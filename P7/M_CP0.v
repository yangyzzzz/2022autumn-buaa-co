==> flow/design.v <==
`timescale 1ns / 1ps
module M_CP0(
    input clk,
    input reset,
    input en,
    input [4:0] CP0Add,
    input [31:0] CP0In,
    output [31:0] CP0Out,
    input [31:0] VPC,
    input BDIn,
    input [4:0] ExcCodeIn,
    input [5:0] HWInt,
    input EXLClr,
    output [31:0] EPCOut,
    output Req,
	 output isPI
    );
	reg[31:0] CP0register[31:0];
	assign CP0Out = CP0register[CP0Add];
	assign isPI = (CP0register[12][1] == 0 && CP0register[12][28] == 0) ? 0 : 1;
	integer i;
	wire [5:0] IM;
	wire EXL, IE, IntReq, ExcReq;
	assign IM = CP0register[12][15:10];
	assign EXL = CP0register[12][1];
	assign IE = CP0register[12][0];
	assign EPCOut = CP0register[14];
	assign IntReq = (|(HWInt & IM)) & ~EXL & IE;
	assign ExcReq = (ExcCodeIn != 0) & ~EXL;
	assign Req = IntReq | ExcReq;
	initial begin
			for(i = 0; i < 32; i = i + 1) begin
					if(i == 12) begin
							CP0register[12] <= 32'h10000000;
					end
					else begin
							CP0register[i] <= 0;
					end
			end
	end
	always@(posedge clk) begin
			if(reset == 1) begin
					for(i = 0; i < 32; i = i + 1) begin
							if(i == 12) begin
									CP0register[12] <= 32'h10000000;
							end
							else begin
									CP0register[i] <= 0;
							end
					end
			end
			else begin
					CP0register[13][15:10] <= HWInt;   
					if(EXLClr == 1) begin     
							CP0register[12][1] <= 0;
					end
					if(IntReq == 1) begin   
							if(BDIn == 1) begin
									CP0register[14] <= VPC - 4;
							end
							else if(BDIn == 0) begin
									CP0register[14] <= VPC;
							end
							CP0register[12][1] <= 1;
							CP0register[13][6:2] <= 0;    
							CP0register[13][31] <= BDIn;  
					end
					else if(ExcReq == 1) begin
							if(BDIn == 1) begin
									CP0register[14] <= VPC - 4;
							end
							else if(BDIn == 0) begin
									CP0register[14] <= VPC;
							end
							CP0register[12][1] <= 1;
							CP0register[13][6:2] <= ExcCodeIn;
							CP0register[13][31] <= BDIn;
					end
					else if(en == 1) begin
							CP0register[CP0Add] <= CP0In;
					end
			end
	end
endmodule
# Reports on M_CP0
# Tool output for the design above, in the order of the flow.
# Lines are those of the file above, counted from 1.
# Library cell names are shortened.
# Not given: --
[design]
top = "M_CP0"
clock = "clk"
cell_library = "sky130hd"
corner = "tt_025C_1v80"

# After elaboration
# Yosys after proc, flatten, opt, wreduce and memory -nomap, before mapping. Enables and synchronous resets that opt folds into registers are not counted as muxes. Memory bits, and registers merged into a memory's read port (data or address), are not among the register bits. Print and check cells are not counted.
# Yosys's memory passes give these memory sizes; they may raise the number of words (mostly to a power of two), join words into wider ones and drop unused or constant bits.
[op_classes]
reduce_and_logical = 3
n_logic = 14
addsub = 1
mux = 71
[ops]
columns = ["cell", "n"]
rows = [
  ["32-bit 2-to-1 mux", 37],
  ["32-bit by 3-bit subtractor with 32-bit output with constant B", 1],
  ["1-bit 2-to-1 mux", 29],
  ["5-bit 2-to-1 mux", 5],
  ["1-bit bitwise OR", 8],
  ["6-bit bitwise AND", 1],
  ["6-bit OR reduction", 1],
  ["5-bit nonzero test", 1],
  ["1-bit bitwise AND", 3],
  ["1-bit inverter", 2],
  ["1-bit logical AND", 1],
]
[bits]
wordCells = 90
mem_count = 1
input_bits = 85
regBits = 0
ramBits = 1024
[mem_list]
columns = ["name", "words", "word_bits", "line", "rtl"]
rows = [
  ["CP0register", 32, 32, 18, "reg[31:0] CP0register[31:0];"],
]

# Depth
# Longest topological path by Yosys (ltp), each cell counted once; first at word level (registers and memories cut), then after technology mapping (sequential cells cut; the memories' decode and read muxes count).
[logic_depth]
depth_word = 9
ABC_AREA = 0
ltp_mapped = 8
depth_no_buf = 8

# Synthesis result
# Yosys stat after the flow's synthesis: flattened, memories mapped to cells. It holds for the ABC_AREA given above (unset counts as 0); a run with the other value may have another netlist.
# The area totals of this step are shown rounded.
[by_type]
columns = ["cell_type", "n", "type_area_um2"]
rows = [
  ["edfxtp_1", 1018, 3.06E+04],
  ["and2_1", 981, 6.14E+03],
  ["mux4_2", 256, 5765.53],
  ["a22oi_1", 131, 983.443],
  ["clkbuf_1", 229, 859.574],
  ["or2_2", 37, 231.472],
  ["nand4_1", 35, 218.96],
  ["nand2_1", 44, 165.158],
  ["o21ai_0", 33, 165.158],
  ["buf_4", 21, 157.651],
  ["buf_1", 36, 135.13],
  ["xor2_1", 15, 131.376],
  ["dfxtp_1", 6, 120.115],
  ["xnor2_1", 13, 113.859],
  ["nor2_1", 29, 108.854],
  ["nor2_4", 8, 90.086],
  ["a22o_1", 9, 78.826],
  ["nor3_1", 13, 65.062],
]
# Not listed: further types 28, cells in them 77.
[mapped]
cell_count = 2991
buf_cells = 292
synth_area_um2 = 46660
ffs = 1024

# Timing after synthesis
# Path of least setup slack by OpenSTA after synthesis, without wires, with an ideal clock, recovery checks aside; 20% of the period is set as input and as output delay. Where synthesis merged equal registers, the netlist keeps one of their names.
[synth_path]
kind = "input to output"
start = "input port CP0Add[0]"
end = "output port CP0Out[1]"
stages = 6
arrival_time_ns = 2.571
setup_slack_ns = 0.101
delay_ns = 1.903
path_buffers = 3
input_delay_ns = 0.668
tclk_ns = 3.34
t_required_ns = 2.672
period_less_setup_slack_ns = 3.239
# "delay_ns" is the arrival time less input delay plus setup time.
# A path that ends at an output port has no setup time.
# "stages": output pins that drive a net of the path, with the launching flip-flop's if there is one; two outputs of one cell count as two.
# "period_less_setup_slack_ns" = period - worst setup slack (recovery checks aside). The figure is calculated, with input and output delays left at 20% of the set period.
# Between the ends stands the longest chain of elaborated cells between them, by number of cells; it is not shown to be the way that was timed. Of several equally long chains one is given.
# A line is the first line of the expression or statement that the cell stems from. Yosys adds cells for indexed reads and writes and turns some case tables into memories.
# A memory read counts as a cell of the chain, while the word-level depth stops at memories.
[synth_via]
path_cell_list = "clkbuf_1 -> clkbuf_1 -> buf_1 -> mux4_2 -> a22oi_1 -> nand4_1"
elab_chain_len = 1
cells_between = 1
lines_between = 1
cone_classes = "memory (1)"
[synth_rtl]
columns = ["element", "line", "rtl"]
rows = [
  ["from (decl)", 6, "input [4:0] CP0Add,"],
  ["memory 32 x 32 bit", 18, "reg[31:0] CP0register[31:0];"],
  ["to (decl)", 8, "output [31:0] CP0Out,"],
]

# Timing after layout
# From the final timing report of flow run A: the path of least setup slack in the routed layout; clock arrival at registers is part of the times.
[layout_path]
kind = "input to output"
start = "input port CP0Add[2]"
end = "output port CP0Out[14]"
arrival_time_ns = 2.75
tclk_ns = 4.23
setup_slack_ns = 0.63
t_required_ns = 3.38
path_buffers = 5
input_delay_ns = 0.85
stages = 8
# Between the ends stands the longest chain of elaborated cells between them, by number of cells; it is not shown to be the way that was timed. Of several equally long chains one is given.
# A memory read counts as a cell of the chain, while the word-level depth stops at memories.
[layout_via]
path_cell_list = "clkdlybuf4s15_2 -> buf_6 -> and3b_2 -> buf_6 -> buf_16 -> a22oi_2 -> nand4_1 -> buf_2"
elab_chain_len = 1
cells_between = 1
lines_between = 1
cone_classes = "memory (1)"
[layout_rtl]
columns = ["element", "line", "rtl"]
rows = [
  ["from (decl)", 6, "input [4:0] CP0Add,"],
  ["memory 32 x 32 bit", 18, "reg[31:0] CP0register[31:0];"],
  ["to (decl)", 8, "output [31:0] CP0Out,"],
]

# 2 stored runs of M_CP0 in the flow (synthesis by Yosys, layout by OpenROAD, sky130hd cells), in arbitrary order. Constraints: input delay and output delay 20% of the set period each, output load 0.01 pF.
# By "achieved_period_ns" is meant the clock period of the run minus its worst setup slack. This is arithmetic on one report: input and output delays are still those of the set period (20% each).
# "critical_path_time_ns" = time allowed to the worst setup path (clock period - input delay - output delay, where it has them) - its slack; a late launch clock adds to it, a late capture clock takes from it.
# "totalPower_mw": no workload was simulated; the value follows from the tool's default switching activity.
# Values from the reports are rounded here.

[[run]]
name = "flow run A"
[run.settings]
period_ns = 4.23
CORE_UTILIZATION = 27
SETUP_SLACK_MARGIN = 0.7
PLACE_DENSITY_LB_ADDON = 0.12
CELL_PAD_IN_SITES_GLOBAL_PLACEMENT = 3
GPL_TIMING_DRIVEN = 1
CTS_CLUSTER_DIAMETER = 170
CAP_MARGIN = 35
MIN_ROUTING_LAYER = "met1"
CORE_MARGIN = 2
SLEW_MARGIN = 20
[run.results]
die_footprint_um2 = 176200
timing.setup.ws_ns = 0.635
tns_setup_ns = 0.000
achieved_period_ns = 3.595
hold_ws_ns = 0.593
finalCellArea_um2 = 58020
ys_area_um2 = 46660
final_util_frac = 0.338
totalPower_mw = 24.80
critical_path_time_ns = 1.90
critical_path_kind = "input to output"

[[run]]
name = "flow run B"
[run.settings]
period_ns = 3.89
CORE_UTILIZATION = 15
CAP_MARGIN = 20
CORE_MARGIN = 2
SLEW_MARGIN = 20
[run.results]
die_footprint_um2 = 315600
timing.setup.ws_ns = 0.072
tns_setup_ns = 0.000
achieved_period_ns = 3.818
hold_ws_ns = 0.593
finalCellArea_um2 = 59210
ys_area_um2 = 46660
final_util_frac = 0.192
totalPower_mw = 24.50
critical_path_time_ns = 2.26
critical_path_kind = "input to output"
