==> flow/design.v <==
`timescale 1ns / 1ps
module Timer(
    input clk,
    input reset,
    input [31:0] Addr,
    input WE,
    input [31:0] Din,
    output [31:0] Dout,
    output IRQ
    );
	reg [1:0] state;
	reg [31:0] mem [2:0];
	reg _IRQ;
	assign IRQ = mem[0][3] & _IRQ;
	assign Dout = mem[Addr[3:2]];
	wire [31:0] load = Addr[3:2] == 2'b0 ? {28'h0, Din[3:0]} : Din;
	localparam PERIOD = 32'd25000000;  
	reg [31:0] counter;
    always @(posedge clk) begin
        if (reset) 
            counter <= 0;
        else begin
            if (counter + 1 == PERIOD || state == 2'b00)
                counter <= 0;
            else
                counter <= counter + 1;
        end
    end
	integer i;
	always @(posedge clk) begin
		if(reset) begin
			state <= 0; 
			for(i = 0; i < 3; i = i+1) mem[i] <= 0;
			_IRQ <= 0;
		end
		else if(WE) begin
			mem[Addr[3:2]] <= load;
		end
		if (reset != 1) begin
			case(state)
				2'b00 : if(mem[0][0]) begin
					state <= 2'b01;
					_IRQ <= 1'b0;
				end
				2'b01 : begin
					if(mem[0][2:1] == 2'b00 || mem[0][2:1] == 2'b01) begin
							mem[2] <= mem[1];
					end
					else if(mem[0][2:1] == 2'b10) begin
							mem[2] <= 0;
					end
					state <= 2'b10;
				end
				2'b10  : 
					if(WE == 1 & Din != mem[1] & Addr[3:2] == 1) begin
							state <= 2'b00;
					end
					else if(mem[0][0]) begin
						if(mem[2] > 1 && counter + 1 == PERIOD && (mem[0][2:1] == 2'b00 || mem[0][2:1] == 2'b01)) begin 
								mem[2] <= mem[2]-1;
						end
						else if(mem[2] < mem[1] -1 && counter + 1 == PERIOD && mem[0][2:1] == 2'b10) begin
								mem[2] <= mem[2] + 1;
						end
						else if (mem[2] == 1 && counter + 1 == PERIOD && (mem[0][2:1] == 2'b00 || mem[0][2:1] == 2'b01)) begin
							mem[2] <= 0;
							state <= 2'b11;
							_IRQ <= 1'b1;
						end
						else if (mem[2] == mem[1] - 1 && counter + 1 == PERIOD && mem[0][2:1] == 2'b10) begin
							mem[2] <= mem[1];
							state <= 2'b11;
							_IRQ <= 1'b1;
						end
						else if(mem[1] == 0 && mem[0][2:1] == 2'b10) begin
							mem[2] <= 0;
							state <= 2'b11;
							_IRQ <= 1'b1;
						end
					end
					else state <= 2'b00;
				default : begin
					if(counter + 1 == PERIOD) begin
						if(mem[0][2:1] == 2'b00 || mem[0][2:1] == 2'b10) mem[0][0] <= 1'b0;
						else _IRQ <= 1'b0;
						state <= 2'b00;
					end
				end
			endcase
		end
	end
endmodule
* Tool chain data of Timer
The steps from the RTL of Timer to its reports follow in flow order.
Lines are those of the file above, counted from 1.
Operators carry their Yosys type and port widths (W data, S select, Z words).
Cell names lack the library's common part.
The mark n/a stands for no value.
- Top module :: Timer
- Clock port :: clk
- Standard-cell library :: sky130hd
- Timing corner :: tt_025C_1v80

* After elaboration
Source: Yosys, flattened and elaborated, memories not mapped. Widths are those after wreduce. Registers that Yosys merges into a memory's read port (data or address) are not register bits. Print and check cells do not count. Equal cells are merged and count once.
Yosys's memory passes give these memory sizes; they may raise the number of words (mostly to a power of two), join words into wider ones and drop unused or constant bits.
- Memories :: 1
- Bits in registers :: 35
- Input bits :: 67
- RAM bits :: 128
- Word-level cells :: 161
** Memories
- mem :: words 4, bits a word 32, RTL line 12 : reg [31:0] mem [2:0];
- Reductions and logical operators :: 19
- Bitwise gates (word level) :: 9
- Magnitude comparators :: 2
- Mux-type cells :: 114
- Equality and inequality tests :: 9
- Add/sub/neg operators :: 4
** Operator list (number)
- $mux W32 :: 36
- $add A32 B1 Y32 const B :: 2
- $sub A32 B1 Y32 const B :: 2
- $mux W1 :: 61
- $gt A32 B1 Y1 const B :: 1
- $eq A32 B1 Y1 const B :: 1
- $eq A32 B25 Y1 const B :: 1
- $lt A32 B32 Y1 :: 1
- $eq A32 B32 Y1 :: 1
- $ne A32 B32 Y1 :: 1
- $logic_not A32 Y1 :: 1
- $reduce_or A32 Y1 :: 1
- $mux W2 :: 15
- $logic_and A1 B1 Y1 :: 9
- $or A1 B1 Y1 :: 6
- $eq A2 B1 Y1 const B :: 3
- $logic_not A2 Y1 :: 3
- $pmux W2 S3 :: 1
- $eq A2 B2 Y1 const B :: 2
- $and A1 B1 Y1 :: 3
- $logic_or A1 B1 Y1 :: 3
- $reduce_or A3 Y1 :: 1
- $pmux W1 S3 :: 1
- $reduce_or A2 Y1 :: 1

* Longest topological paths
Depth = most cells in a row (Yosys ltp): at word level without a register or memory, in the mapped netlist without a sequential cell, where the memories' decode and read muxes count.
- Depth after elaboration :: 15
- ABC_AREA :: 0
- Depth in mapped cells :: 21
- Depth with buffers taken out :: 19

* After synthesis
Source: synth_stat.txt of the flow (Yosys; design flattened, memories mapped). It holds for the ABC_AREA given above (unset counts as 0); a run with the other value may have another netlist.
Totals and module areas in this step are rounded.
- Flip-flops :: 165
- Sequential part of the area :: 4584 um2
- Mapped cells :: 1187
- Cell area after synthesis :: 11590 um2
- Buffers :: 88
** Cell types
- edfxtp_1 :: number 128, area in all 3.84E+03 um2
- dfxtp_1 :: number 37, area in all 740.71 um2
- mux4_2 :: number 32, area in all 720.691 um2
- xor2_1 :: number 73, area in all 639.363 um2
- ha_1 :: number 39, area in all 487.968 um2
- and3_1 :: number 70, area in all 437.92 um2
- nor2_1 :: number 108, area in all 405.389 um2
- xnor2_1 :: number 46, area in all 402.886 um2
- clkbuf_1 :: number 71, area in all 266.506 um2
- nand2_1 :: number 70, area in all 262.752 um2
- nor3_1 :: number 51, area in all 255.245 um2
- and2_1 :: number 39, area in all 243.984 um2
- nor4_1 :: number 39, area in all 243.984 um2
- nand4_1 :: number 37, area in all 231.472 um2
- a221o_1 :: number 21, area in all 210.202 um2
- nand3_1 :: number 42, area in all 210.202 um2
- a211oi_1 :: number 25, area in all 187.68 um2
- a21oi_1 :: number 33, area in all 165.158 um2
Not listed: further types 53, cells in them 226.

* Path before layout
Source: OpenSTA report_checks on the synthesized netlist (no wires, ideal clock, input and output delay 20% of the period each), path of least setup slack; recovery checks are left aside. Register names are those of the netlist, which keeps one name where synthesis merged equal registers.
- Path kind :: register -> register
- Start point :: memory mem[1][11]
- End point :: memory mem[2][13]
- Path slack :: 0.820 ns
- Delay of the path :: 6.130 ns
- Arrival time :: 5.869 ns
- Buffers on the path :: 3
- Time at the first pin :: 0.000 ns
- Setup time :: 0.261 ns
- Driving pins on the path :: 20
- Period :: 6.95 ns
- Data required time :: 6.689 ns
- Period reached after synthesis :: 6.13 ns
"delay of the path" = arrival - input delay + setup time.
"driving pins on the path" counts driving pins, that of a launching flip-flop among them; a cell with two outputs on the path counts twice.
"period reached after synthesis" is the clock period less the worst setup slack; recovery checks do not enter. This is arithmetic on one report: input and output delays are still those of the set period (20% each).
- Cell sequence :: edfxtp_1 -> clkbuf_1 -> or3_1 -> or4_1 -> or3_1 -> or2_2 -> or4_1 -> xor2_1 -> ha_1 -> nand4_1 -> nor3_1 -> a2111oi_0 -> o211ai_1 -> a21oi_1 -> inv_1 -> nor3_1 -> clkbuf_1 -> clkbuf_1 -> a211oi_1 -> a221o_1
** Ends and longest elaborated chain, post-synthesis
- start, declared :: RTL line 12 : reg [31:0] mem [2:0];
- end, declared :: RTL line 12
No chain of elaborated cells between the ends is given.

* Path in the finished layout
Path of least setup slack in the final report of record 1 (OpenROAD, finished layout, wires in). Where an end is a register, its clock arrival counts in the times.
- Path kind :: register -> register
- Start point :: memory mem[1][12]
- End point :: memory mem[2][3]
- Arrival time :: 5.57 ns
- Buffers on the path :: 3
- Driving pins on the path :: 22
- Period :: 6.0 ns
- Data required time :: 6.21 ns
- Path slack :: 0.65 ns
- Time at the first pin :: 0.45 ns
- Setup time :: 0.24 ns
- Cell sequence :: edfxtp_1 -> or3_4 -> or4_4 -> or3_4 -> or2_4 -> or4_4 -> xor2_2 -> ha_1 -> nand4_1 -> buf_6 -> nor3_4 -> a2111oi_4 -> o211ai_1 -> nor2_1 -> buf_4 -> o21a_1 -> o31ai_4 -> nor2b_4 -> buf_4 -> a32o_1 -> a22oi_1 -> nand2_1
** Ends and longest elaborated chain, post-layout
- start, declared :: RTL line 12 : reg [31:0] mem [2:0];
- end, declared :: RTL line 12
No chain of elaborated cells between the ends is given.

Hand-over note for Timer

Settings and measured results of 2 stored flow runs for module Timer (sky130hd), not sorted in any way. The constraints put input and output delay at 20% of the set period each and load the outputs with 0.01 pF.
"clock period achieved" = clock period - worst setup slack. The figure is calculated, with input and output delays left at 20% of the set period.
"worst path time" = time allowed to the worst setup path (clock period - input delay - output delay, where it has them) - its slack; a late launch clock adds to it, a late capture clock takes from it.
"total power after layout" rests on the timing tool's default activity at the inputs, not on a simulated workload.
Results are given in rounded form.

* Record 1
** Files
==> flow/run.sh <==
#!/bin/bash
# the make line also repeats the synthesis and layout settings of config.mk as NAME=value (left out here)
make -C /OpenROAD-flow-scripts/flow DESIGN_CONFIG=/design/flow/config.mk WORK_HOME=/design/flow/orfs CLKGATE_MAP_FILE= finish
==> flow/config.mk <==
export PLATFORM = sky130hd
export DESIGN_NAME = Timer
export DESIGN_NICKNAME = Timer
export VERILOG_FILES = /design/flow/design.v
export SDC_FILE = /design/flow/constraint.sdc
export NUM_CORES = 4
export LEC_CHECK = 0
export CAP_MARGIN = 20
export CELL_PAD_IN_SITES_GLOBAL_PLACEMENT = 0
export CORE_MARGIN = 8
export CORE_UTILIZATION = 33
export CTS_CLUSTER_DIAMETER = 331
export GPL_TIMING_DRIVEN = 1
export MAX_ROUTING_LAYER = met5
export PLACE_DENSITY_LB_ADDON = 0.14
export SETUP_SLACK_MARGIN = 0.84
export SLEW_MARGIN = 20
==> flow/constraint.sdc <==
create_clock -name core_clock -period 6.0 [get_ports {clk}]
set_input_delay 1.2000 -clock core_clock [delete_from_list [all_inputs] [get_ports {clk}]]
set_output_delay 1.2000 -clock core_clock [all_outputs]
set_load 0.01 [all_outputs]
** Results
- Clock period achieved :: 5.354 ns
- Post-route setup TNS :: 0.000 ns
- Worst path time :: 5.35 ns
- Class of the worst setup path :: register -> register
- Smallest hold slack :: 0.472 ns
- Utilization :: 42.4%
- Die area :: 41,360 um2
- Synthesis area :: 11,590 um2
- Worst setup slack after layout :: 0.646 ns
- Total power after layout :: 3.074 mW
- Standard-cell area after layout :: 14,650 um2

* Record 2
** Files
==> flow/run.sh <==
#!/bin/bash
# the make line also repeats the synthesis and layout settings of config.mk as NAME=value (left out here)
make -C /OpenROAD-flow-scripts/flow DESIGN_CONFIG=/design/flow/config.mk WORK_HOME=/design/flow/orfs CLKGATE_MAP_FILE= finish
==> flow/config.mk <==
export PLATFORM = sky130hd
export DESIGN_NAME = Timer
export DESIGN_NICKNAME = Timer
export VERILOG_FILES = /design/flow/design.v
export SDC_FILE = /design/flow/constraint.sdc
export NUM_CORES = 4
export LEC_CHECK = 0
export CAP_MARGIN = 15
export CORE_MARGIN = 2
export CORE_UTILIZATION = 51
export CTS_CLUSTER_DIAMETER = 58
export MAX_ROUTING_LAYER = met5
export MIN_ROUTING_LAYER = met1
export PLACE_DENSITY_LB_ADDON = 0.04
export SLEW_MARGIN = 20
==> flow/constraint.sdc <==
create_clock -name core_clock -period 6.54 [get_ports {clk}]
set_input_delay 1.3080 -clock core_clock [delete_from_list [all_inputs] [get_ports {clk}]]
set_output_delay 1.3080 -clock core_clock [all_outputs]
set_load 0.01 [all_outputs]
** Results
- Clock period achieved :: 6.226 ns
- Post-route setup TNS :: 0.000 ns
- Worst path time :: 6.23 ns
- Class of the worst setup path :: register -> register
- Smallest hold slack :: 0.460 ns
- Utilization :: 58.7%
- Die area :: 23,940 um2
- Synthesis area :: 11,590 um2
- Worst setup slack after layout :: 0.314 ns
- Total power after layout :: 2.687 mW
- Standard-cell area after layout :: 13,210 um2

End of note.
